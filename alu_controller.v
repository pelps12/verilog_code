==> flow/design.v <==
module alu_controller (
	input Sclk,Clear,en_FIR,sleep_flag,
	input [15:0] rjdataL, coeffdataL, indataL,
	input [15:0] rjdataR, coeffdataR, indataR,
	output [39:0] addL_input, addR_input,
	output reg rjL_enable, coeffL_enable, inputL_enable,
	output reg rjR_enable, coeffR_enable, inputR_enable,
	output reg addsubL, adderL_en, shiftL_en, loadL, clearL, enable_PISO_L,
	output reg addsubR, adderR_en, shiftR_en, loadR, clearR, enable_PISO_R,
   output reg [3:0] rjL_addr,
	output reg [8:0] coeffL_addr,
	output reg [7:0] inputL_addr,
	output reg [3:0] rjR_addr,
	output reg [8:0] coeffR_addr,
	output reg [7:0] inputR_addr
	);
	parameter initialization = 2'b00, calculateY = 2'b01, sleeping = 2'b10;
	reg memL_overflow, start_workL, work_statusL, outL;
	reg memR_overflow, start_workR, work_statusR, outR;
	reg [1:0] present_stateL, next_stateL;
	reg [1:0] present_stateR, next_stateR;
	reg [7:0] kL, kR;
	reg [7:0] xcntL, x_indexL;
	reg [7:0] xcntR, x_indexR;
	assign addL_input = (indataL[15]) ? {8'hFF, indataL, 16'h0000} : {8'h00, indataL, 16'h0000};
	assign addR_input = (indataR[15]) ? {8'hFF, indataR, 16'h0000} : {8'h00, indataR, 16'h0000};
	always @(Clear, next_stateL)
	begin
		if (Clear == 1'b1)
			present_stateL <= initialization;
		else
			present_stateL <= next_stateL;
	end
	always @(negedge Sclk)
	begin
		case (present_stateL)
			initialization:
				begin
					memL_overflow <= 1'b0;
					if (Clear == 1'b1)
						next_stateL <= initialization;
					else if (en_FIR == 1'b1)
					begin
						next_stateL <= calculateY;
						xcntL <= 8'd1;
						start_workL <= 1'b1;
						work_statusL <= 1'b1;
					end
					else
					begin
						next_stateL <= initialization;
						xcntL <= xcntL;
						start_workL <= 1'b0;
					end
				end
			calculateY:
				begin
					if (en_FIR == 1'b1)
					begin
						xcntL <= xcntL + 1'b1;
						start_workL <= 1'b1;
						work_statusL <= 1'b1;
						if (xcntL == 8'hFF)
							memL_overflow <= 1'b1;
						else
							memL_overflow <= memL_overflow;
					end
					else
					begin
						start_workL <= 1'b0;
						memL_overflow <= memL_overflow;
						if (rjL_addr == 4'hF && coeffL_addr == 9'h1FF && kL == rjdataL)
							work_statusL <= 1'b0;
						else
							work_statusL <= work_statusL;
					end
					if (Clear == 1'b1)
						next_stateL <= initialization;
					else if (sleep_flag == 1'b1)
						next_stateL <= sleeping;
					else
						next_stateL <= calculateY;
				end
			sleeping:
				begin
					xcntL <= xcntL;
					memL_overflow <= memL_overflow;
					start_workL <= 1'b0;
					work_statusL <= 1'b0;
					if (Clear == 1'b1)
						next_stateL <= initialization;
					else if (sleep_flag == 1'b0)
					begin
						xcntL <= xcntL + 1'b1;
						start_workL <= 1'b1;
						work_statusL <= 1'b1;
						if (xcntL == 8'hFF)
							memL_overflow <= 1'b1;
						else
							memL_overflow <= memL_overflow;
						next_stateL <= calculateY;
					end
					else
						next_stateL <= sleeping;
				end
			default:	next_stateL <= initialization;
		endcase
	end
	always @(negedge Sclk)
	begin
		if (outL)
		begin
			enable_PISO_L = 1'b1;
			rjL_addr = 4'd0;
			coeffL_addr = 9'd0;
			kL = 8'd0;
			outL = 1'b0;
			clearL = 1'b1;
		end
		else
			enable_PISO_L = 1'b0;
		if (start_workL == 1'b1)
		begin
			outL = 1'b0;
			rjL_addr = 4'd0;
			rjL_enable = 1'b1;
			coeffL_addr = 9'd0;
			coeffL_enable = 1'b1;
			inputL_enable = 1'b0;
			adderL_en = 1'b0;
			shiftL_en = 1'b0;
			kL = 8'd0;
			clearL = 1'b1;
			loadL = 1'b0;
		end
		else if (work_statusL == 1'b1)
		begin
			if (kL == rjdataL)
			begin
				inputL_enable = 1'b0;
				shiftL_en = 1'b1;
				clearL = 1'b0;
				loadL = 1'b1;
				adderL_en = 1'b1;
				kL = 8'd0;
				if (rjL_addr < 4'd15)
				begin
					rjL_addr = rjL_addr + 1'b1;
				end
				else
				begin
					rjL_addr = 4'd0;
					outL = 1'b1;
					coeffL_addr = 9'd0;
				end
			end
			else
			begin
				shiftL_en = 1'b0;
				clearL = 1'b0;
				loadL = 1'b0;
				inputL_enable = 1'b0;
				x_indexL = coeffdataL[7:0];
				addsubL = coeffdataL[8];
				if (xcntL - 1'b1 >= x_indexL)
				begin
					inputL_addr = xcntL - 1'b1 - x_indexL;
					inputL_enable = 1'b1;
					adderL_en = 1'b1;
					loadL = 1'b1;
				end
				else if (xcntL - 1'b1 < x_indexL && memL_overflow == 1'b1)
				begin
					inputL_addr = xcntL - 1'b1 + (9'd256 - x_indexL);
					inputL_enable = 1'b1;
					adderL_en = 1'b1;
					loadL = 1'b1;
				end
				else
				begin
					inputL_addr = inputL_addr;
					adderL_en = 1'b0;
				end
				if (coeffL_addr < 9'h1FF)
					coeffL_addr = coeffL_addr + 1'b1;
				else
					coeffL_addr = coeffL_addr;
				kL = kL + 1'b1;
			end
		end
		else
		begin
			rjL_addr = 4'd0;
			rjL_enable = 1'b0;
			coeffL_addr = 9'd0;
			coeffL_enable = 1'b0;
			inputL_enable = 1'b0;
			adderL_en = 1'b0;
			shiftL_en = 1'b0;
			kL = 8'd0;
			loadL = 1'b0;
			clearL = 1'b1;
		end
	end
	always @(Clear, next_stateR)
	begin
		if (Clear == 1'b1)
			present_stateR <= initialization;
		else
			present_stateR <= next_stateR;
	end
	always @(negedge Sclk)
	begin
		case (present_stateR)
			initialization:
				begin
					memR_overflow <= 1'b0;
					if (Clear == 1'b1)
						next_stateR <= initialization;
					else if (en_FIR == 1'b1)
					begin
						next_stateR <= calculateY;
						xcntR <= 8'd1;
						start_workR <= 1'b1;
						work_statusR <= 1'b1;
					end
					else
					begin
						next_stateR <= initialization;
						xcntR <= xcntR;
						start_workR <= 1'b0;
					end
				end
			calculateY:
				begin
					if (en_FIR == 1'b1)
					begin
						xcntR <= xcntR + 1'b1;
						start_workR <= 1'b1;
						work_statusR <= 1'b1;
						if (xcntR == 8'hFF)
							memR_overflow <= 1'b1;
						else
							memR_overflow <= memR_overflow;
					end
					else
					begin
						start_workR <= 1'b0;
						memR_overflow <= memR_overflow;
						if (rjR_addr == 4'hF && coeffR_addr == 9'h1FF && kR == rjdataR)
							work_statusR <= 1'b0;
						else
							work_statusR <= work_statusR;
					end
					if (Clear == 1'b1)
						next_stateR <= initialization;
					else
						next_stateR <= calculateY;
				end
			sleeping:
				begin
					xcntR <= xcntR;
					memR_overflow <= memR_overflow;
					start_workR <= 1'b0;
					work_statusR <= 1'b0;
					if (Clear == 1'b1)
						next_stateR <= initialization;
					else if (sleep_flag == 1'b0)
					begin
						xcntR <= xcntR + 1'b1;
						start_workR <= 1'b1;
						work_statusR <= 1'b1;
						if (xcntR == 8'hFF)
							memR_overflow <= 1'b1;
						else
							memR_overflow <= memR_overflow;
						next_stateR <= calculateY;
					end
					else
						next_stateR <= sleeping;
				end
			default:
				begin
				end
		endcase
	end
	always @(negedge Sclk)
	begin
		if (outR)
		begin
			enable_PISO_R = 1'b1;
			rjR_addr = 4'd0;
			coeffR_addr = 9'd0;
			kR = 8'd0;
			outR = 1'b0;
		end
		else
			enable_PISO_R = 1'b0;
		if (start_workR == 1'b1)
		begin
			outR = 1'b0;
			rjR_addr = 4'd0;
			rjR_enable = 1'b1;
			coeffR_addr = 9'd0;
			coeffR_enable = 1'b1;
			inputR_enable = 1'b0;
			adderR_en = 1'b0;
			shiftR_en = 1'b0;
			kR = 8'd0;
			clearR = 1'b1;
			loadR = 1'b0;
		end
		else if (work_statusR == 1'b1)
		begin
			if (kR == rjdataR)
			begin
				inputR_enable = 1'b0;
				shiftR_en = 1'b1;
				clearR = 1'b0;
				loadR = 1'b1;
				adderR_en = 1'b1;
				kR = 8'd0;
				if (rjR_addr < 4'd15)
				begin
					rjR_addr = rjR_addr + 1'b1;
				end
				else
				begin
					rjR_addr = 4'd0;
					outR = 1'b1;
					coeffR_addr = 9'd0;
				end
			end
			else
			begin
				shiftR_en = 1'b0;
				clearR = 1'b0;
				loadR = 1'b0;
				inputR_enable = 1'b0;
				x_indexR = coeffdataR[7:0];
				addsubR = coeffdataR[8];
				if (xcntR - 1'b1 >= x_indexR)
				begin
					inputR_addr = xcntR - 1'b1 - x_indexR;
					inputR_enable = 1'b1;
					adderR_en = 1'b1;
					loadR = 1'b1;
				end
				else if (xcntR - 1'b1 < x_indexR && memR_overflow == 1'b1)
				begin
					inputR_addr = xcntR - 1'b1 + (9'd256 - x_indexR);
					inputR_enable = 1'b1;
					adderR_en = 1'b1;
					loadR = 1'b1;
				end
				else
				begin
					inputR_addr = inputR_addr;
					adderR_en = 1'b0;
				end
				if (coeffR_addr < 9'h1FF)
					coeffR_addr = coeffR_addr + 1'b1;
				else
					coeffR_addr = coeffR_addr;
				kR = kR + 1'b1;
			end
		end
		else
		begin
			rjR_addr = 4'd0;
			rjR_enable = 1'b0;
			coeffR_addr = 9'd0;
			coeffR_enable = 1'b0;
			inputR_enable = 1'b0;
			adderR_en = 1'b0;
			shiftR_en = 1'b0;
			kR = 8'd0;
			loadR = 1'b0;
			clearR = 1'b1;
		end
	end
endmodule
Reports on alu_controller
What the tools print for alu_controller, step after step.
Lines are those of the file above, counted from 1.
{"block": "inputs", "top": "alu_controller", "clk_port": "Sclk", "library": "sky130hd", "pvt_corner": "tt_025C_1v80"}

Word-level counts
Yosys after proc, flatten, opt, wreduce and memory -nomap, before mapping. Memory bits, and registers merged into a memory's read port (data or address), are not among the register bits. Print and check cells are not counted.
{"block": "bits", "regBits": 100, "inputBits": 100, "elab_cells": 202}
{"block": "op_classes", "addsub": 18, "compare": 8, "n_eq": 26, "mux": 79, "bitwise": 6, "n_reduce_logical": 31}
{"block": "ops", "operator": "2-to-1 mux 8 bit", "count": 14}
{"block": "ops", "operator": "2-to-1 mux 40 bit", "count": 2}
{"block": "ops", "operator": "2-to-1 mux 9 bit", "count": 8}
{"block": "ops", "operator": "== test 8 x 16 -> 1 bit", "count": 4}
{"block": "ops", "operator": "case mux 8 bit (select 3 bit)", "count": 2}
{"block": "ops", "operator": "2-to-1 mux 1 bit", "count": 35}
{"block": "ops", "operator": "adder 8 x 1 -> 8 bit with constant B", "count": 4}
{"block": "ops", "operator": "subtractor 8 x 1 -> 8 bit with constant B", "count": 4}
{"block": "ops", "operator": "AND reduction 4 bit", "count": 6}
{"block": "ops", "operator": "2-to-1 mux 4 bit", "count": 6}
{"block": "ops", "operator": "!= test 2 bit with constant B", "count": 10}
{"block": "ops", "operator": "adder 9 x 1 -> 9 bit with constant B", "count": 2}
{"block": "ops", "operator": "less-than comparator 9 bit with constant B", "count": 2}
{"block": "ops", "operator": "== test 9 bit with constant B", "count": 2}
{"block": "ops", "operator": "case mux 1 bit (select 3 bit)", "count": 6}
{"block": "ops", "operator": "subtractor 1 x 8 -> 8 bit with constant A", "count": 2}
{"block": "ops", "operator": "adder 8 bit", "count": 2}
{"block": "ops", "operator": "subtractor 8 bit", "count": 2}
{"block": "ops", "operator": ">= comparator 8 bit", "count": 2}
{"block": "ops", "operator": "less-than comparator 8 bit", "count": 2}
{"block": "ops", "operator": "== test 8 bit with constant B", "count": 2}
{"block": "ops", "operator": "OR reduction 3 bit", "count": 4}
{"block": "ops", "operator": "AND reduction 6 bit", "count": 2}
{"block": "ops", "operator": "adder 4 x 1 -> 4 bit with constant B", "count": 2}
{"block": "ops", "operator": "less-than comparator 4 bit with constant B", "count": 2}
{"block": "ops", "operator": "== test 4 bit with constant B", "count": 2}
{"block": "ops", "operator": "2-to-1 mux 2 bit", "count": 4}
{"block": "ops", "operator": "logical AND 1 bit", "count": 6}
Not listed: further kinds 12, cells in them 27.

Depth
Longest topological path by Yosys (ltp), each cell counted once; first at word level (registers and memories cut), then after technology mapping (sequential cells cut; the memories' decode and read muxes count).
{"block": "logic_depth", "depth_word": 6, "abc_area": 0, "mapped_depth": 13, "ltp_nobuf": 11}

Mapped cells and area
Yosys stat after the flow's synthesis: flattened, memories mapped to cells. It holds for the ABC_AREA given above (unset counts as 0); a run with the other value may have another netlist.
{"block": "by_type", "cell": "sky130_fd_sc_hd__edfxtp_1", "count": 42, "area_total_um2": 1261.21}
{"block": "by_type", "cell": "sky130_fd_sc_hd__dfxtp_1", "count": 58, "area_total_um2": 1.16E+03}
{"block": "by_type", "cell": "sky130_fd_sc_hd__buf_4", "count": 84, "area_total_um2": 630.605}
{"block": "by_type", "cell": "sky130_fd_sc_hd__ha_1", "count": 48, "area_total_um2": 600.576}
{"block": "by_type", "cell": "sky130_fd_sc_hd__xnor2_1", "count": 40, "area_total_um2": 350.336}
{"block": "by_type", "cell": "sky130_fd_sc_hd__nor2_1", "count": 70, "area_total_um2": 262.752}
{"block": "by_type", "cell": "sky130_fd_sc_hd__xor2_1", "count": 29, "area_total_um2": 253.994}
{"block": "by_type", "cell": "sky130_fd_sc_hd__a21oi_1", "count": 46, "area_total_um2": 230.221}
{"block": "by_type", "cell": "sky130_fd_sc_hd__nand3_1", "count": 41, "area_total_um2": 205.197}
{"block": "by_type", "cell": "sky130_fd_sc_hd__nand2_1", "count": 54, "area_total_um2": 202.694}
{"block": "by_type", "cell": "sky130_fd_sc_hd__inv_1", "count": 49, "area_total_um2": 183.926}
{"block": "by_type", "cell": "sky130_fd_sc_hd__nor2b_1", "count": 29, "area_total_um2": 181.424}
{"block": "by_type", "cell": "sky130_fd_sc_hd__o21ai_0", "count": 29, "area_total_um2": 145.139}
{"block": "by_type", "cell": "sky130_fd_sc_hd__nor3_1", "count": 19, "area_total_um2": 95.091}
{"block": "by_type", "cell": "sky130_fd_sc_hd__nand2b_1", "count": 14, "area_total_um2": 87.584}
{"block": "by_type", "cell": "sky130_fd_sc_hd__and2_1", "count": 13, "area_total_um2": 81.328}
{"block": "by_type", "cell": "sky130_fd_sc_hd__nor4_1", "count": 13, "area_total_um2": 81.328}
{"block": "by_type", "cell": "sky130_fd_sc_hd__fa_1", "count": 4, "area_total_um2": 80.077}
Not listed: further types 50, cells in them 164.
{"block": "synth_totals", "cells": 846, "synth_area_um2": 7293.2, "seqArea_um2": 2422.3, "flip_flops": 100, "buffers": 111}

Module alu_controller, platform sky130hd: 2 stored runs of the flow (Yosys, OpenROAD) with differing settings, in no particular order. Input and output delays are each 20% of the period that was set; the output load is 0.01 pF.
"totalPower_mw": no workload was simulated; the value follows from the tool's default switching activity.

{"run": "run 1", "settings": { "period_ns": 14.1, "CORE_UTILIZATION": 68, "SETUP_SLACK_MARGIN": 1.99, "CORE_ASPECT_RATIO": 1.96, "CORE_MARGIN": 5, "CELL_PAD_IN_SITES_DETAIL_PLACEMENT": 0, "MIN_ROUTING_LAYER": "met2", "MAX_ROUTING_LAYER": "met5", "CAP_MARGIN": 20, "SLEW_MARGIN": 20 }, "results": { "post_synth_area_um2": 7293.2, "layout_stdcell_area_um2": 8787.2, "hold_worst_slack_ns": 0.454, "die_area_um2": 13014.9, "totalPower_mw": 0.8975, "timing.setup.ws_ns": 1.979 }}
{"run": "run 2", "settings": { "period_ns": 9.71, "CORE_UTILIZATION": 71, "CAP_MARGIN": 20, "CORE_MARGIN": 2, "SLEW_MARGIN": 20 }, "results": { "post_synth_area_um2": 7293.2, "layout_stdcell_area_um2": 8589.5, "hold_worst_slack_ns": 0.466, "die_area_um2": 11098.6, "totalPower_mw": 1.138, "timing.setup.ws_ns": 0.574 }}
