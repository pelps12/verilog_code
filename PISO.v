==> flow/design.v <==
module PISO (input Sclk, Clear, Frame, enable_PISO,
				input [39:0] InputParallel, output reg  OutputSerial, OutReady);
reg [5:0] count_bit; 
reg ready_out, frame_flag;
reg [39:0] register_dataout;
	always @(posedge Sclk)
	begin
		if(Clear == 1'b1)
		begin
			count_bit = 6'd40;
			register_dataout = 40'd0;
			ready_out = 1'b0;
			frame_flag = 1'b0;
			OutReady = 1'b0;
			OutputSerial = 1'b0;
		end
		else if (enable_PISO == 1'b1)
		begin
			register_dataout = InputParallel;
			ready_out = 1'b1;
		end
		else if (Frame == 1'b1 && ready_out == 1'b1 && frame_flag == 1'b0)
		begin
			frame_flag = 1'b1;
			ready_out = 1'b0;
			OutputSerial = register_dataout[count_bit-1];
			count_bit = count_bit - 1;
			OutReady = 1'b1;
		end
		else if (frame_flag == 1'b1)
		begin
			if(count_bit > 6'd00) begin
				OutputSerial = register_dataout[count_bit-1];
				count_bit = count_bit - 1;
			   OutReady = 1'b1;
			end
			else begin
				frame_flag = 1'b0;
				OutReady = 1'b0;
			end
		end 
		else
		begin
			count_bit = 6'd40;
			OutputSerial = 1'b00;
			OutReady = 1'b0;
		end
	end
endmodule
From RTL to reports: PISO
Tool output for the design above, in the order of the flow.
Lines are those of the file above, counted from 1.
Operators: Yosys type, input widths -> output width; for muxes data width and select width s.
{ "design": {"top": "PISO", "clock": "Sclk", "library": "sky130hd", "lib_corner": "tt_025C_1v80"} }

Word-level counts
Yosys after proc, flatten, opt, wreduce and memory -nomap, before mapping. Memory bits, and registers merged into a memory's read port (data or address), are not among the register bits. Print and check cells are not counted. Equal cells are merged and count once.
{ "bits": {"regBits": 49, "latchBits": 0, "mem_bits_rw": 0, "romBits": 0, "clocked_rd_ports_x_width": 0, "memories": 0, "inputBits": 44, "out_inout_bits": 2, "elab_cells": 26} }
{ "classes": {"addsub": 1, "mul": 0, "div_mod_pow": 0, "compare": 1, "eq_ne": 1, "shift": 1, "n_mux": 11, "logic": 2, "reduce_and_logical": 4} }
{ "ops": {"columns": ["operator", "count"], "rows": [
  ["$shiftx 40x32->1", 1],
  ["$mux 6", 3],
  ["$mux 1", 8],
  ["$sub 6x1->7 const B", 1],
  ["$gt 6x1->1 const B", 1],
  ["$ne 3x1->1 const B", 1],
  ["$logic_and 1x1->1", 2],
  ["$not 1->1", 2],
  ["$reduce_and 2->1", 1],
  ["$reduce_bool 2->1", 1]
]} }

Depth
Longest topological path by Yosys (ltp), each cell counted once; first at word level (registers and memories cut), then after technology mapping (sequential cells cut; the memories' decode and read muxes count).
{ "logic_depth": {"ltp_word": 5, "ABC_AREA": 0, "mapped_depth": 10, "ltp_nobuf": 7} }

Netlist
Yosys stat after the flow's synthesis: flattened, memories mapped to cells. It holds for the ABC_AREA given above (unset counts as 0); a run with the other value may have another netlist.
{ "by_type": {"columns": ["cell_type", "count", "type_area_um2"], "rows": [
  ["sky130_fd_sc_hd__dfxtp_1", 49, 980.941],
  ["sky130_fd_sc_hd__mux2i_1", 47, 470.451],
  ["sky130_fd_sc_hd__mux4_1", 8, 210.202],
  ["sky130_fd_sc_hd__nor2_1", 52, 195.187],
  ["sky130_fd_sc_hd__a21oi_1", 9, 45.043],
  ["sky130_fd_sc_hd__buf_6", 4, 45.043],
  ["sky130_fd_sc_hd__nand2b_1", 4, 25.024],
  ["sky130_fd_sc_hd__mux4_2", 1, 22.522],
  ["sky130_fd_sc_hd__nand3b_1", 3, 22.522],
  ["sky130_fd_sc_hd__buf_2", 4, 20.019],
  ["sky130_fd_sc_hd__o21ai_0", 4, 20.019],
  ["sky130_fd_sc_hd__clkbuf_1", 5, 18.768],
  ["sky130_fd_sc_hd__xor2_1", 2, 17.517],
  ["sky130_fd_sc_hd__xnor2_2", 1, 16.266],
  ["sky130_fd_sc_hd__a22oi_2", 1, 12.512],
  ["sky130_fd_sc_hd__ha_1", 1, 12.512],
  ["sky130_fd_sc_hd__and4b_2", 1, 11.261],
  ["sky130_fd_sc_hd__buf_1", 3, 11.261]
]} }
Other cell types: 25; their cells: 29.
{ "synth_totals": {"cells": 228, "yosys_area_um2": 2363.5, "seqArea_um2": 980.9, "ffs": 49, "buf_cells": 17} }

Timing after synthesis
OpenSTA on the mapped netlist: ideal clock, no wires. The path of least setup slack (recovery checks aside). Input and output delay are each 20% of the period. Register names are those of the netlist, which keeps one name where synthesis merged equal registers.
{ "synth_path": {"path_kind": "flip-flop to flip-flop", "startpoint": "register count_bit[0]", "endpoint": "register OutputSerial", "period_ns": 3.39, "setup_ns": 0.133, "t_first_pin_ns": 0.000, "arrival_time_ns": 2.193, "required_time_ns": 3.257, "slack_ns": 1.064, "path_delay_ns": 2.326, "stages": 9, "n_path_buf": 3, "synth_period_reached_ns": 2.326} }
"path_delay_ns" = arrival - input delay + setup time.
"stages": output pins that drive a net of the path, with the launching flip-flop's if there is one; two outputs of one cell count as two.
"synth_period_reached_ns" is the clock period less the worst setup slack; recovery checks do not enter. This is arithmetic on one report: input and output delays are still those of the set period (20% each).
The rows between start and end are the longest chain of elaborated cells between them; the timing report does not say that the signal goes this way. Where chains are equally long, one stands for them.
Each line given opens the expression or statement behind the cell; cells for indexed reads and writes are added by Yosys, which also makes memories of some case tables.
A register here has more assigning lines than the two given.
{ "synth_between": {"path_cell_list": "sky130_fd_sc_hd__dfxtp_1 -> sky130_fd_sc_hd__buf_2 -> sky130_fd_sc_hd__buf_6 -> sky130_fd_sc_hd__inv_1 -> sky130_fd_sc_hd__ha_1 -> sky130_fd_sc_hd__buf_6 -> sky130_fd_sc_hd__mux4_1 -> sky130_fd_sc_hd__a2111oi_0 -> sky130_fd_sc_hd__o32ai_1", "elab_chain_cells": 5, "cells_between": 8, "classes_between": "1 x add/sub; 1 x compare; 1 x eq/ne; 1 x shift; 3 x mux; 1 x reduce/logical"} }
{ "synth_rtl": {"columns": ["element", "line_no", "rtl"], "rows": [
  ["start, declared", 3, "reg [5:0] count_bit;"],
  ["start, assigned", 27, "count_bit = count_bit - 1;"],
  ["start, assigned", 34, "count_bit = count_bit - 1;"],
  ["$sub 6x1->7", 33, "OutputSerial = register_dataout[count_bit-1];"],
  ["$shiftx 40x32->1", 33, null],
  ["$mux 1", 32, "if(count_bit > 6'd00) begin"],
  ["$mux 1", 30, "else if (frame_flag == 1'b1)"],
  ["$mux 1", 22, "else if (Frame == 1'b1 && ready_out == 1'b1 && frame_flag == 1'b0)"],
  ["end, assigned", 26, "OutputSerial = register_dataout[count_bit-1];"],
  ["end, assigned", 33, null],
  ["end, declared", 2, "input [39:0] InputParallel, output reg OutputSerial, OutReady);"]
]} }

Timing after layout
Path of least setup slack in the final report of stored run 1 (OpenROAD, finished layout, wires in). Where an end is a register, its clock arrival counts in the times.
{ "layout_path": {"path_kind": "flip-flop to flip-flop", "startpoint": "register count_bit[0]", "endpoint": "register OutputSerial", "period_ns": 4.27, "setup_ns": 0.12, "t_first_pin_ns": 0.30, "arrival_time_ns": 3.11, "required_time_ns": 4.45, "slack_ns": 1.34, "stages": 6, "n_path_buf": 0} }
The rows between start and end are the longest chain of elaborated cells between them; the timing report does not say that the signal goes this way. Where chains are equally long, one stands for them.
A register here has more assigning lines than the two given.
{ "layout_between": {"path_cell_list": "sky130_fd_sc_hd__dfxtp_1 -> sky130_fd_sc_hd__inv_1 -> sky130_fd_sc_hd__ha_1 -> sky130_fd_sc_hd__mux4_1 -> sky130_fd_sc_hd__a2111oi_0 -> sky130_fd_sc_hd__o32ai_1", "elab_chain_cells": 5, "cells_between": 8, "classes_between": "1 x add/sub; 1 x compare; 1 x eq/ne; 1 x shift; 3 x mux; 1 x reduce/logical"} }
{ "layout_rtl": {"columns": ["element", "line_no", "rtl"], "rows": [
  ["start, declared", 3, "reg [5:0] count_bit;"],
  ["start, assigned", 27, "count_bit = count_bit - 1;"],
  ["start, assigned", 34, "count_bit = count_bit - 1;"],
  ["$sub 6x1->7", 33, "OutputSerial = register_dataout[count_bit-1];"],
  ["$shiftx 40x32->1", 33, null],
  ["$mux 1", 32, "if(count_bit > 6'd00) begin"],
  ["$mux 1", 30, "else if (frame_flag == 1'b1)"],
  ["$mux 1", 22, "else if (Frame == 1'b1 && ready_out == 1'b1 && frame_flag == 1'b0)"],
  ["end, assigned", 26, "OutputSerial = register_dataout[count_bit-1];"],
  ["end, assigned", 33, null],
  ["end, declared", 2, "input [39:0] InputParallel, output reg OutputSerial, OutReady);"]
]} }

Subject: PISO on sky130hd, stored results

Hello all,

Module PISO, platform sky130hd: 2 stored runs of the flow (Yosys, OpenROAD) with differing settings, in no particular order. Input and output delays are each 20% of the period that was set; the output load is 0.01 pF.
"clock period achieved" = clock period - worst setup slack. The figure is calculated, with input and output delays left at 20% of the set period.
"power consumption" is the tool's figure for a default switching activity; nothing was simulated.

==> stored run 1: settings <==
{ "period_ns": 4.27, "CORE_UTILIZATION": 64, "SETUP_SLACK_MARGIN": 0.09, "PLACE_DENSITY": 0.48, "CORE_MARGIN": 9, "CELL_PAD_IN_SITES_GLOBAL_PLACEMENT": 0, "TNS_END_PERCENT": 15, "ABC_AREA": 0, "GPL_ROUTABILITY_DRIVEN": 1, "CAP_MARGIN": 20, "SLEW_MARGIN": 20 }
==> stored run 1: results <==
lowest setup slack: 1.337 ns
cell area after synthesis: 2,363.5 um^2
clock period achieved: 2.933 ns
standard-cell area after layout: 2,882.8 um^2
post-route worst hold slack: 0.497 ns
final design utilization: 0.838
area of the die: 6,204.7 um^2
power consumption: 977.4 µW

==> stored run 2: settings <==
{ "period_ns": 3.67, "CORE_UTILIZATION": 30, "SETUP_SLACK_MARGIN": 0.36, "PLACE_DENSITY_LB_ADDON": 0.21, "CORE_ASPECT_RATIO": 0.88, "CORE_MARGIN": 9, "CELL_PAD_IN_SITES_DETAIL_PLACEMENT": 2, "CTS_CLUSTER_DIAMETER": 370, "MIN_ROUTING_LAYER": "met2", "MAX_ROUTING_LAYER": "met5", "CAP_MARGIN": 20, "SLEW_MARGIN": 20 }
==> stored run 2: results <==
lowest setup slack: 0.948 ns
cell area after synthesis: 2,363.5 um^2
clock period achieved: 2.722 ns
standard-cell area after layout: 2,931.6 um^2
post-route worst hold slack: 0.509 ns
final design utilization: 0.394
area of the die: 11,404.5 um^2
power consumption: 1,114 µW

Thanks
