==> flow/design.v <==
module shifter(
    input shift_en,load,clear,sclk,
    input [39:0] inputdata,
    output [39:0] outputdata
    );
	reg [39:0] tempreg;
	always @(negedge sclk)
	begin
		if (clear)
			tempreg = 40'd0;
		if (load && shift_en)
			tempreg = {inputdata[39], inputdata[39:1]};
		else if (load && !shift_en)
			tempreg = inputdata;
		else
			tempreg = tempreg;
	end
	assign outputdata = tempreg;
endmodule
# --- From RTL to reports: shifter ---
# What the tools print for shifter, step after step.
# Lines are those of the file above, counted from 1.
# Operators carry their Yosys type and port widths (W data, S select, Z words).
# Library cell names are shortened.
setup:
  top_module: "shifter"
  clock: "sclk"
  lib: "sky130hd"
  lib_corner: "tt_025C_1v80"

# --- Word level ---
# Source: Yosys, flattened and elaborated, memories not mapped. Widths are those after wreduce. Registers that Yosys merges into a memory's read port (data or address) are not register bits. Print and check cells do not count. Equal cells are merged and count once.
op_classes:
  add_sub_neg: 0
  mul: 0
  div: 0
  n_cmp: 0
  equal: 0
  shift: 0
  n_mux: 3
  n_logic: 0
  reduce_logical: 4
ops:
  columns: ["cell", "count"]
  rows:
  - ["$mux W40", 3]
  - ["$reduce_bool A3 Y1", 1]
  - ["$logic_and A1 B1 Y1", 2]
  - ["$logic_not A1 Y1", 1]
word_totals:
  regBits: 40
  latch_bits: 0
  mem_bits_rw: 0
  rom_bits: 0
  clocked_rd_ports_x_width: 0
  memories: 0
  inputBits: 44
  wordCells: 8

# --- Logic depth ---
# Yosys ltp: most cells in a row. Word level: on the elaborated netlist, between registers, memories and ports. Mapped: between sequential cells and ports; inverters and the memories' decode and read muxes count.
depth:
  word_depth: 4
  abc_area: 0
  mapped_depth: 5
  depth_no_buf: 2

# --- Netlist ---
# The flow's flattened synthesis, as Yosys stat reports it; memories are mapped. The netlist is that of the ABC_AREA named above (0 if unset); the other value can give another one.
by_type:
  columns: ["cell", "count", "type_area_um2"]
  rows:
  - ["edfxtp_1", 40, 1.2E+03]
  - ["mux2i_1", 39, 390.374]
  - ["nor2b_1", 39, 243.984]
  - ["buf_4", 3, 22.522]
  - ["buf_12", 1, 20.019]
  - ["buf_8", 1, 15.014]
  - ["clkbuf_1", 4, 15.014]
  - ["and2_1", 1, 6.256]
  - ["or2_2", 1, 6.256]
  - ["inv_1", 1, 3.754]
synth_totals:
  cell_count: 130
  area_um2: 1924.3
  ff_cells: 40
  n_buf: 9

Record of 2 stored runs of the RTL-to-layout flow on shifter, platform sky130hd. The runs are unordered. Constraints: input delay and output delay 20% of the set period each, output load 0.01 pF.

--- run A ---
==> flow/run.sh <==
#!/bin/bash
# the make line also repeats the synthesis and layout settings of config.mk as NAME=value (left out here)
make -C /OpenROAD-flow-scripts/flow DESIGN_CONFIG=/design/flow/config.mk WORK_HOME=/design/flow/orfs CLKGATE_MAP_FILE= finish
==> flow/config.mk <==
export PLATFORM = sky130hd
export DESIGN_NAME = shifter
export DESIGN_NICKNAME = shifter
export VERILOG_FILES = /design/flow/design.v
export SDC_FILE = /design/flow/constraint.sdc
export NUM_CORES = 4
export LEC_CHECK = 0
export CAP_MARGIN = 20
export CORE_MARGIN = 2
export CORE_UTILIZATION = 27
export SLEW_MARGIN = 20
==> flow/constraint.sdc <==
create_clock -name core_clock -period 3.12 [get_ports {sclk}]
set_input_delay 0.6240 -clock core_clock [delete_from_list [all_inputs] [get_ports {sclk}]]
set_output_delay 0.6240 -clock core_clock [all_outputs]
set_load 0.01 [all_outputs]

==> results, as YAML <==
results:
  synthArea_um2: 1924.3
  final_die_area_um2: 7818.1
  cell_area_final_um2: 2925.3
  fin_util_pct: 42.8
  fin_ws_ns: 0.039
  fin_hold_ws_ns: 2.449

--- run B ---
==> flow/run.sh <==
#!/bin/bash
# the make line also repeats the synthesis and layout settings of config.mk as NAME=value (left out here)
make -C /OpenROAD-flow-scripts/flow DESIGN_CONFIG=/design/flow/config.mk WORK_HOME=/design/flow/orfs CLKGATE_MAP_FILE= finish
==> flow/config.mk <==
export PLATFORM = sky130hd
export DESIGN_NAME = shifter
export DESIGN_NICKNAME = shifter
export VERILOG_FILES = /design/flow/design.v
export SDC_FILE = /design/flow/constraint.sdc
export NUM_CORES = 4
export LEC_CHECK = 0
export ABC_AREA = 1
export CAP_MARGIN = 20
export CORE_MARGIN = 9
export CORE_UTILIZATION = 64
export CTS_CLUSTER_DIAMETER = 396
export CTS_CLUSTER_SIZE = 11
export GPL_ROUTABILITY_DRIVEN = 0
export MAX_ROUTING_LAYER = met5
export PLACE_DENSITY_LB_ADDON = 0.22
export SLEW_MARGIN = 20
export TNS_END_PERCENT = 5
==> flow/constraint.sdc <==
create_clock -name core_clock -period 2.13 [get_ports {sclk}]
set_input_delay 0.4260 -clock core_clock [delete_from_list [all_inputs] [get_ports {sclk}]]
set_output_delay 0.4260 -clock core_clock [all_outputs]
set_load 0.01 [all_outputs]

==> results, as YAML <==
outcome: "stopped before the end: placement reported FLW-0024"
